==> flow/design.v <==
`timescale 1ns / 1ps
module data_mux_module (
    input wire clk,                  
    input wire symbol_clk,           
    input wire  [2:0] switch_clk_cycles, 
    input wire [7:0] DS1,            
    input wire [7:0] DS2,            
    input wire [7:0] DS3,            
    input wire [1:0] mode,           
    output reg [7:0] output_data     
);
reg [1:0] counter = 2'b00;           
always @(posedge symbol_clk ) begin 
    if (counter ==  switch_clk_cycles-1)  
        counter <= 0;
    else
        counter <= counter + 1'b1;
end
always @(posedge symbol_clk  ) begin
    case (mode)
        2'b01: output_data <= DS1;    
        2'b10: output_data <= (counter <switch_clk_cycles/2)? DS1:DS2;  
        2'b11: output_data <= (counter < switch_clk_cycles/3) ? DS1 :((counter < 2*switch_clk_cycles/3) ? DS2 : DS3);  
    endcase
end
endmodule
# Reports on data_mux_module
# What the tools print for data_mux_module, step after step.
# Lines are those of the file above, counted from 1.
# Cell names lack the library's common part.
# Not given: -
# setup
top_module,data_mux_module
clock_port,symbol_clk
lib,sky130hd
pvt_corner,tt_025C_1v80

# Word level
# Source: Yosys, flattened and elaborated, memories not mapped. Widths are those after wreduce. Registers that Yosys merges into a memory's read port (data or address) are not register bits. Print and check cells do not count. Equal cells are merged and count once.
# bits
output_inout_bits,8
wordCells,18
register_bits,10
# classes
addsub,2
eq_ne,4
n_mux,4
n_div,2
reduce_and_logical,1
n_cmp,3
# ops
cell,n
< comparator 2 x 32 -> 1 bit,2
divider 3 x 2 -> 32 bit (second input constant),1
divider 4 x 2 -> 32 bit (second input constant),1
equality test 2 x 32 -> 1 bit,1
case mux 8 bit (select 3 bit),1
2-to-1 mux 8 bit,3
equality test 2 bit (second input constant),2
subtractor 3 x 1 -> 4 bit (second input constant),1
nonzero test 3 bit,1
adder 2 x 1 -> 2 bit (second input constant),1
equality test 2 x 1 -> 1 bit (second input constant),1
< comparator 2 bit,1

# Logic depth
# Longest topological path by Yosys (ltp), each cell counted once; first at word level (registers and memories cut), then after technology mapping (sequential cells cut; the memories' decode and read muxes count).
# depth
ltp_word,5
abc_area,0
depth_mapped,12
ltp_nobuf,12

# Synthesis result
# Source: synth_stat.txt of the flow (Yosys; design flattened, memories mapped). It holds for the ABC_AREA given above (unset counts as 0); a run with the other value may have another netlist.
# mapped
flip_flops,10
cells,99
sequential_area_um2,280.3
synth_area_um2,928.4
# types
cell_type,n,area_total_um2
edfxtp_1,8,240.23
ha_1,8,100.096
mux2i_1,9,90.086
o221ai_1,7,61.309
inv_1,13,48.797
nand2_1,12,45.043
dfxtp_1,2,40.038
a21oi_4,2,32.531
a21oi_1,5,25.024
a21boi_4,1,18.768
nand2b_1,3,18.768
nor3b_1,2,15.014
o21ai_0,3,15.014
a31oi_1,2,12.512
o22ai_1,2,12.512
o31ai_2,1,12.512
buf_6,1,11.261
mux2_2,1,11.261
# Other cell types: 14; their cells: 17.

# Worst setup path after synthesis
# OpenSTA on the mapped netlist: ideal clock, no wires. The path of least setup slack (recovery checks aside). Input and output delay are each 20% of the period. Register names are those of the netlist, which keeps one name where synthesis merged equal registers.
# synth_timing
path_kind,input to register
start,input switch_clk_cycles[0]
end,register output_data[0]
input_delay_ps,1008
period_ps,5040
n_path_buf,0
t_arrival_ps,3211
setup_ps,273
driving_pins,12
path_slack_ps,1556
launch_ps,1008
path_delay_ps,2476
synth_period_reached_ps,3484
# "path_delay_ps" = arrival - input delay + setup time.
# "driving_pins": output pins that drive a net of the path, with the launching flip-flop's if there is one; two outputs of one cell count as two.
# "synth_period_reached_ps" = period - worst setup slack (recovery checks aside). The figure is calculated, with input and output delays left at 20% of the set period.
# The rows between start and end are the longest chain of elaborated cells between them; the timing report does not say that the signal goes this way. Where chains are equally long, one stands for them.
# A line is the first line of the expression or statement that the cell stems from. Yosys adds cells for indexed reads and writes and turns some case tables into memories.
# At most two assigning lines are given for a register; there are more.
# synth_between
cell_sequence,inv_1 -> ha_1 -> or2_2 -> ha_1 -> nor3b_1 -> a41o_1 -> ha_1 -> a21oi_1 -> a21oi_1 -> a21oi_4 -> mux2i_1 -> o221ai_1
elab_chain_cells,5
# synth_lines
element,line_no,source
start: declaration,5,"input wire  [2:0] switch_clk_cycles,"
divider 4 x 2 -> 32 bit,23,2'b11: output_data <= (counter < switch_clk_cycles/3) ? DS1 :((counter < 2*switch_clk_cycles/3) ? DS2 : DS3);
< comparator 2 x 32 -> 1 bit,23,
2-to-1 mux 8 bit x2,23,
case mux 8 bit (select 3 bit),20,case (mode)
end: assignment,22,2'b10: output_data <= (counter <switch_clk_cycles/2)? DS1:DS2;
end: assignment,23,
end: declaration,10,output reg [7:0] output_data

# Worst path after layout
# Path of least setup slack in the final report of run 1 (OpenROAD, finished layout, wires in). Where an end is a register, its clock arrival counts in the times.
# The report prints the path's times to 10 ps; the period is as set.
# layout_timing
path_kind,input to register
start,input switch_clk_cycles[0]
end,register output_data[0]
n_path_buf,3
t_arrival_ps,2870
period_ps,3260
driving_pins,15
launch_ps,650
input_delay_ps,650
path_slack_ps,350
setup_ps,270
# The rows between start and end are the longest chain of elaborated cells between them; the timing report does not say that the signal goes this way. Where chains are equally long, one stands for them.
# At most two assigning lines are given for a register; there are more.
# layout_between
cell_sequence,buf_6 -> buf_8 -> inv_12 -> ha_4 -> or2_4 -> ha_4 -> nor3b_2 -> a41o_1 -> ha_4 -> a21oi_4 -> a21oi_2 -> a21oi_4 -> buf_12 -> mux2i_2 -> o221ai_1
elab_chain_cells,5
# layout_lines
element,line_no,source
start: declaration,5,"input wire  [2:0] switch_clk_cycles,"
divider 4 x 2 -> 32 bit,23,2'b11: output_data <= (counter < switch_clk_cycles/3) ? DS1 :((counter < 2*switch_clk_cycles/3) ? DS2 : DS3);
< comparator 2 x 32 -> 1 bit,23,
2-to-1 mux 8 bit x2,23,
case mux 8 bit (select 3 bit),20,case (mode)
end: assignment,22,2'b10: output_data <= (counter <switch_clk_cycles/2)? DS1:DS2;
end: assignment,23,
end: declaration,10,output reg [7:0] output_data

# 2 stored runs of data_mux_module in the flow (synthesis by Yosys, layout by OpenROAD, sky130hd cells), in arbitrary order. Constraints: input delay and output delay 20% of the set period each, output load 0.01 pF.
# "worst_path_time_ps": the worst setup path's part of the clock period (all of it between registers, 20% less for each end at a port) less its slack. A launch clock that arrives late makes it longer, a capture clock that arrives late makes it shorter.
# By "fin_power_uw" is meant OpenSTA's value without simulated activity: inputs other than the clock are taken to toggle once in ten clock periods, and the tool carries that through the logic.
# "worst_path_time_ps" is known to 10 ps.
# Among the settings, n/a means not set for that run.
setting or result,run 1,run 2
period_ns,3.26,2.77
CORE_UTILIZATION,20,15
SETUP_SLACK_MARGIN,0.9,n/a
PLACE_DENSITY,0.56,n/a
CORE_MARGIN,9,2
CELL_PAD_IN_SITES_GLOBAL_PLACEMENT,0,0
TNS_END_PERCENT,75,n/a
GPL_ROUTABILITY_DRIVEN,0,n/a
CAP_MARGIN,40,25
SLEW_MARGIN,25,20
ABC_AREA,n/a,0
CTS_CLUSTER_SIZE,n/a,76
MAX_ROUTING_LAYER,n/a,met4
post_route_util_pct,35.7,27.2
finalCellArea_um2,1576.5,1619.0
fin_power_uw,853.3,1023
die_um2,7418.4,6834.3
worst_setup_slack_ps,347,39
holdWs_ps,608,577
worst_path_time_ps,2260,2180
worstPathKind,input to register,input to register
post_synth_area_um2,928.4,928.4
